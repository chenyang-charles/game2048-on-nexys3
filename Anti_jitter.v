==> flow/design.v <==
`timescale 1ns / 1ps
module Anti_jitter(button, 
                   clk, 
                   btn, 
						);
	input [4:0] button;
   input clk;
   output reg [4:0] btn;
	reg [31:0] counter;
	reg [5:0] btn_temp;
	reg pluse;
	always @(posedge clk) 
	begin
		btn_temp <= button;
		if(btn_temp != button) 
		begin
			counter <= 32'h00000000;
			pluse <= 0;
		end
		else 
		if (counter < 100000)
			counter <= counter + 1;
		else 
		begin
			btn <= button;
		end
	end    
endmodule
==> Tool chain data of Anti_jitter <==
The steps from the RTL of Anti_jitter to its reports follow in flow order.
Lines are those of the file above, counted from 1.
Library cell names are shortened.
{ "inputs": {"design": "Anti_jitter", "clk_port": "clk", "library": "sky130hd", "pvt_corner": "tt_025C_1v80"} }

==> Word-level counts <==
Yosys after proc, flatten, opt, wreduce and memory -nomap, before mapping. Enables and synchronous resets that opt folds into registers are not counted as muxes. Memory bits, and registers merged into a memory's read port (data or address), are not among the register bits. Print and check cells are not counted. Equal cells are merged and count once.
{ "bits": {"ff_bits": 42, "inputBits": 6, "out_inout_bits": 5, "elab_cells": 9} }
{ "classes": {"n_addsub": 1, "cmp": 1, "equal": 1, "bitwise": 2, "reduce_and_logical": 1} }
{ "op_table": {"columns": ["op", "n"], "rows": [
  ["32-bit by 1-bit adder with 32-bit output with constant B", 1],
  ["32-bit by 17-bit < comparator with 1-bit output with constant B", 1],
  ["5-bit != test", 1],
  ["1-bit NOT", 2],
  ["2-bit AND reduction", 1]
]} }

==> Depth <==
Yosys ltp: most cells in a row. Word level: on the elaborated netlist, between registers, memories and ports. Mapped: between sequential cells and ports; inverters and the memories' decode and read muxes count.
{ "depth": {"word_depth": 3, "ABC_AREA": 0, "depth_mapped": 6, "mapped_depth_nobuf": 5} }

==> After synthesis <==
Source: synth_stat.txt of the flow (Yosys; design flattened, memories mapped). It holds for the ABC_AREA given above (unset counts as 0); a run with the other value may have another netlist.
{ "types": {"columns": ["cell_type", "n", "area_total_um2"], "rows": [
  ["dfxtp_1", 37, 740.71],
  ["edfxtp_1", 5, 150.144],
  ["xnor2_1", 14, 122.618],
  ["and2_1", 16, 100.096],
  ["nor4_4", 3, 63.811],
  ["nor2_1", 14, 52.55],
  ["nand3_1", 9, 45.043],
  ["a211oi_4", 2, 40.038],
  ["mux2i_1", 4, 40.038],
  ["a211oi_1", 5, 37.536],
  ["a2111oi_2", 2, 30.029],
  ["nand2_1", 8, 30.029],
  ["nand4_4", 1, 21.27],
  ["a21bo_2", 2, 20.019],
  ["or3_1", 3, 18.768],
  ["and4_1", 2, 17.517],
  ["o21ai_4", 1, 16.266],
  ["clkbuf_1", 4, 15.014]
]} }
Not listed: further types 15, cells in them 21.
{ "mapped": {"mapped_cells": 153, "yosys_area_um2": 1706.6, "seq_area_um2": 890.9, "flip_flops": 42, "n_buf": 5} }

==> Timing after synthesis <==
Source: OpenSTA report_checks on the synthesized netlist (no wires, ideal clock, input and output delay 20% of the period each), path of least setup slack; recovery checks are left aside. Register names are those of the netlist, which keeps one name where synthesis merged equal registers.
{ "synth_timing": {"path_type": "input -> register", "from": "input button[2]", "to": "register btn[0]", "tclk_ns": 2.2, "input_delay_ns": 0.440, "setup_time_ns": 0.339, "t_first_pin_ns": 0.440, "arrival_time_ns": 1.592, "required_ns": 1.861, "setup_slack_ns": 0.269, "delay_ns": 1.491, "stages": 6, "path_buffers": 2, "period_less_setup_slack_ns": 1.931} }
"delay_ns" is the arrival time less input delay plus setup time.
"stages": output pins that drive a net of the path, with the launching flip-flop's if there is one; two outputs of one cell count as two.
"period_less_setup_slack_ns" is the clock period less the worst setup slack; recovery checks do not enter. This is arithmetic on one report: input and output delays are still those of the set period (20% each).
The rows between start and end are the longest chain of elaborated cells between them; the timing report does not say that the signal goes this way. Where chains are equally long, one stands for them.
A line is the first line of the expression or statement that the cell stems from. Yosys adds cells for indexed reads and writes and turns some case tables into memories.
{ "synth_via": {"cell_sequence": "xnor2_1 nand3_1 or2_2 clkbuf_1 clkbuf_1 nor2_1", "elab_chain_len": 3, "cells_between": 3, "lines_between": 1, "classes_between": "eq/ne: 1; logic: 1; reduce/logical: 1"} }
{ "synth_lines": {"columns": ["item", "line_no", "rtl"], "rows": [
  ["start: declaration", 6, "input [4:0] button;"],
  ["5-bit != test", 15, "if(btn_temp != button)"],
  ["1-bit NOT", null, null],
  ["2-bit AND reduction", null, null],
  ["end: assignment", 25, "btn <= button;"],
  ["end: declaration", 8, "output reg [4:0] btn;"]
]} }

==> Path in the finished layout <==
From the final timing report of job 1: the path of least setup slack in the routed layout; clock arrival at registers is part of the times.
{ "layout_timing": {"path_type": "input -> register", "from": "input button[1]", "to": "register btn[0]", "tclk_ns": 2.93, "input_delay_ns": 0.59, "setup_time_ns": 0.33, "t_first_pin_ns": 0.59, "arrival_time_ns": 2.22, "required_ns": 2.89, "setup_slack_ns": 0.67, "stages": 5, "path_buffers": 1} }
The rows between start and end are the longest chain of elaborated cells between them; the timing report does not say that the signal goes this way. Where chains are equally long, one stands for them.
{ "layout_via": {"cell_sequence": "clkdlybuf4s50_1 xnor2_1 nand3_1 or2_2 nor2_1", "elab_chain_len": 3, "cells_between": 3, "lines_between": 1, "classes_between": "eq/ne: 1; logic: 1; reduce/logical: 1"} }
{ "layout_lines": {"columns": ["item", "line_no", "rtl"], "rows": [
  ["start: declaration", 6, "input [4:0] button;"],
  ["5-bit != test", 15, "if(btn_temp != button)"],
  ["1-bit NOT", null, null],
  ["2-bit AND reduction", null, null],
  ["end: assignment", 25, "btn <= button;"],
  ["end: declaration", 8, "output reg [4:0] btn;"]
]} }

Lab notebook: Anti_jitter

Anti_jitter through Yosys and OpenROAD on sky130hd: 2 stored runs, unordered, with their settings and measured results. The constraints put input and output delay at 20% of the set period each and load the outputs with 0.01 pF.
"worst_path_ns" = time allowed to the worst setup path (clock period - input delay - output delay, where it has them) - its slack; a late launch clock adds to it, a late capture clock takes from it.
[
  {
    "run": "job 1",
    "settings": { "period_ns": 2.93, "CORE_UTILIZATION": 35, "CORE_ASPECT_RATIO": 0.56, "CELL_PAD_IN_SITES_GLOBAL_PLACEMENT": 3, "ABC_AREA": 0, "GPL_TIMING_DRIVEN": 1, "CTS_CLUSTER_SIZE": 82, "CAP_MARGIN": 20, "CORE_MARGIN": 2, "SLEW_MARGIN": 20 },
    "results": { "yosys.chip_area_um2": 1706.6, "die_footprint_um2": 5474.5, "layout_utilization_pct": 43.2, "setup_ws_ns": 0.671, "worst_path_ns": 1.67, "path_kind": "input -> register" }
  },
  {
    "run": "job 2",
    "settings": { "period_ns": 3.0, "CAP_MARGIN": 20, "CORE_MARGIN": 2, "CORE_UTILIZATION": 40, "SLEW_MARGIN": 20 },
    "results": { "yosys.chip_area_um2": 1706.6, "die_footprint_um2": 4805.3, "layout_utilization_pct": 49.0, "setup_ws_ns": 0.713, "worst_path_ns": 1.69, "path_kind": "input -> register" }
  }
]

==> flow/design.v <==
`timescale 1ns / 1ps
module counter_26bit(
					clk, 
               clk_1ms
					);
    input clk;
   output clk_1ms;
	parameter COUNTER=26;
   reg [COUNTER-1:0] count;
	reg second_m;
	reg adjust;
	initial 
	begin
		count <= 0;
		adjust <= 0;
	end
	always@(posedge clk)
	begin
	   if((count[15:0]==49999) && (adjust == 1))
		begin
			count[15:0] <= 0;
			count[25:16] <= count[25:16]+1;
			adjust <= 0;
			second_m <= 1;
		end
		else 
		if (adjust == 1)
		begin
			count <= count+1;
			adjust <= 0;
			second_m <= 0;
		end
		else
		begin
			adjust <= 1;
		end
	end
	assign clk_1ms = second_m;
endmodule
==> Tool chain data of counter_26bit <==
What the tools print for counter_26bit, step after step.
Line numbers count from 1 in the design file above.
Operators carry their Yosys type and port widths (W data, S select, Z words).
Cell names lack the library's common part.
{ "setup": {"top": "counter_26bit", "clock": "clk", "cell_library": "sky130hd", "corner": "tt_025C_1v80"} }

==> Elaborated design <==
Yosys after proc, flatten, opt, wreduce and memory -nomap, before mapping. Memory bits, and registers merged into a memory's read port (data or address), are not among the register bits. Print and check cells are not counted. Equal cells are merged and count once.
{ "op_classes": {"n_addsub": 2, "equal": 1, "n_mux": 3, "reduce_and_logical": 2} }
{ "op_table": {"columns": ["op", "count"], "rows": [
  ["$add A26 B1 Y26 const B", 1],
  ["$mux W10", 2],
  ["$eq A16 B16 Y1 const B", 1],
  ["$add A10 B1 Y10 const B", 1],
  ["$reduce_bool A2 Y1", 1],
  ["$logic_and A1 B1 Y1", 1],
  ["$mux W1", 1]
]} }
{ "word_totals": {"regBits": 28, "in_bits": 1, "wordCells": 12} }

==> Depth <==
Longest topological path by Yosys (ltp), each cell counted once; first at word level (registers and memories cut), then after technology mapping (sequential cells cut; the memories' decode and read muxes count).
{ "logic_depth": {"depth_word": 3, "abc_area": 0, "ltp_mapped": 6} }

==> Mapped cells and area <==
The flow's flattened synthesis, as Yosys stat reports it; memories are mapped. The netlist is that of the ABC_AREA named above (0 if unset); the other value can give another one.
{ "synth_totals": {"cell_count": 81, "mapped_area_um2": 817.0, "seq_area_um2": 360.3, "ffs": 18} }
{ "types": {"columns": ["cell_type", "count", "area_total_um2"], "rows": [
  ["dfxtp_1", 18, 360.346],
  ["xnor2_1", 6, 52.55],
  ["xor2_1", 6, 52.55],
  ["nand4_1", 7, 43.792],
  ["nand2_1", 8, 30.029],
  ["and4_1", 3, 26.275],
  ["nor2_1", 7, 26.275],
  ["nor4bb_4", 1, 25.024],
  ["nor4_4", 1, 21.27],
  ["a21o_1", 2, 15.014],
  ["and4bb_2", 1, 12.512],
  ["ha_1", 1, 12.512],
  ["and4_4", 1, 11.261],
  ["nand2_4", 1, 11.261],
  ["clkbuf_2", 2, 10.01],
  ["mux2i_1", 1, 10.01],
  ["nand3_1", 2, 10.01],
  ["nor3_1", 2, 10.01]
]} }
Not listed: further types 11, cells in them 11.

==> Worst setup path after synthesis <==
Source: OpenSTA report_checks on the synthesized netlist (no wires, ideal clock, input and output delay 20% of the period each), path of least setup slack; recovery checks are left aside. Register names are those of the netlist, which keeps one name where synthesis merged equal registers.
{ "synth_path": {"path_kind": "register -> register", "from": "reg count[0]", "to": "reg count[15]", "period_ns": 1.5, "setup_time_ns": 0.117, "arrival_ns": 1.256, "path_slack_ns": 0.127, "delay_ns": 1.373, "stages": 7, "synth_period_reached_ns": 1.373} }
"delay_ns" = arrival - input delay + setup time.
"stages": output pins that drive a net of the path, with the launching flip-flop's if there is one; two outputs of one cell count as two.
"synth_period_reached_ns" is the clock period less the worst setup slack; recovery checks do not enter. This is arithmetic on one report: input and output delays are still those of the set period (20% each).
The rows between start and end are the longest chain of elaborated cells between them; the timing report does not say that the signal goes this way. Where chains are equally long, one stands for them.
A line is the first line of the expression or statement that the cell stems from. Yosys adds cells for indexed reads and writes and turns some case tables into memories.
{ "synth_via": {"path_cell_list": "dfxtp_1 > ha_1 > and4_1 > and4_1 > clkbuf_2 > nand3b_1 > o21ai_1", "elab_chain_len": 2, "cone_cells": 3, "lines_between": 2, "classes_between": "1 x add/sub; 1 x eq/ne; 1 x reduce/logical"} }
{ "synth_rtl": {"columns": ["element", "line", "source"], "rows": [
  ["start, declared", 9, "reg [COUNTER-1:0] count;"],
  ["start, assigned", 21, "count[15:0] <= 0;"],
  ["start, assigned", 29, "count <= count+1;"],
  ["$eq A16 B16 Y1", 19, "if((count[15:0]==49999) && (adjust == 1))"],
  ["$logic_and A1 B1 Y1", 19, null],
  ["end, assigned", 21, null],
  ["end, assigned", 29, null],
  ["end, declared", 9, null]
]} }

==> Worst path after layout <==
From the final timing report of stored run 1: the path of least setup slack in the routed layout; clock arrival at registers is part of the times.
{ "layout_path": {"path_kind": "register -> output", "from": "reg second_m", "to": "out clk_1ms", "period_ns": 1.6, "arrival_ns": 1.19, "path_slack_ns": 0.09, "stages": 2} }
{ "layout_via": {"path_cell_list": "dfxtp_1 > clkdlybuf4s50_1", "elab_chain_len": 0, "cone_cells": 0, "lines_between": 0} }
{ "layout_rtl": {"columns": ["element", "line", "source"], "rows": [
  ["start, declared", 10, "reg second_m;"],
  ["start, assigned", 24, "second_m <= 1;"],
  ["start, assigned", 31, "second_m <= 0;"],
  ["end, declared", 7, "output clk_1ms;"]
]} }

Ticket comment

Below are 2 stored runs of the flow (Yosys, OpenROAD; platform sky130hd) on counter_26bit, each with its settings and what was measured, unordered. Constraints: input delay and output delay 20% of the set period each, output load 0.01 pF.
"achieved clock period (ns)" is the run's clock period less its worst setup slack. It is reckoned from that one timing run; input and output delays stay at 20% of the period that was set.
"worst setup path time (ns)" = time allowed to the worst setup path (clock period - input delay - output delay, where it has them) - its slack; a late launch clock adds to it, a late capture clock takes from it.
"finish__power__total" is the tool's figure for a default switching activity; nothing was simulated.

settings of stored run 1
{
  "period_ns": 1.6,
  "CORE_UTILIZATION": 45,
  "CAP_MARGIN": 20,
  "CORE_MARGIN": 2,
  "SLEW_MARGIN": 20
}
report of stored run 1
yosys chip area after synthesis (um^2): 817.0
finish__design__die__area: 2172.5
finish__design__instance__area__stdcell: 908.4
finish__design__instance__utilization: 0.5319
finish__timing__setup__ws: 0.093
finish__timing__setup__tns: 0.000
finish__timing__hold__ws: 0.470
finish__power__total: 7.354e-04
achieved clock period (ns): 1.507
worst setup path time (ns): 1.19
worst setup path kind: register -> output

settings of stored run 2
{
  "period_ns": 1.18,
  "CORE_UTILIZATION": 61,
  "PLACE_DENSITY": 0.86,
  "HOLD_SLACK_MARGIN": -0.06,
  "CORE_ASPECT_RATIO": 1.32,
  "CORE_MARGIN": 3,
  "GPL_TIMING_DRIVEN": 1,
  "CAP_MARGIN": 35,
  "MAX_ROUTING_LAYER": "met4",
  "SLEW_MARGIN": 20
}
report of stored run 2: did not finish, cts, DPL-0033
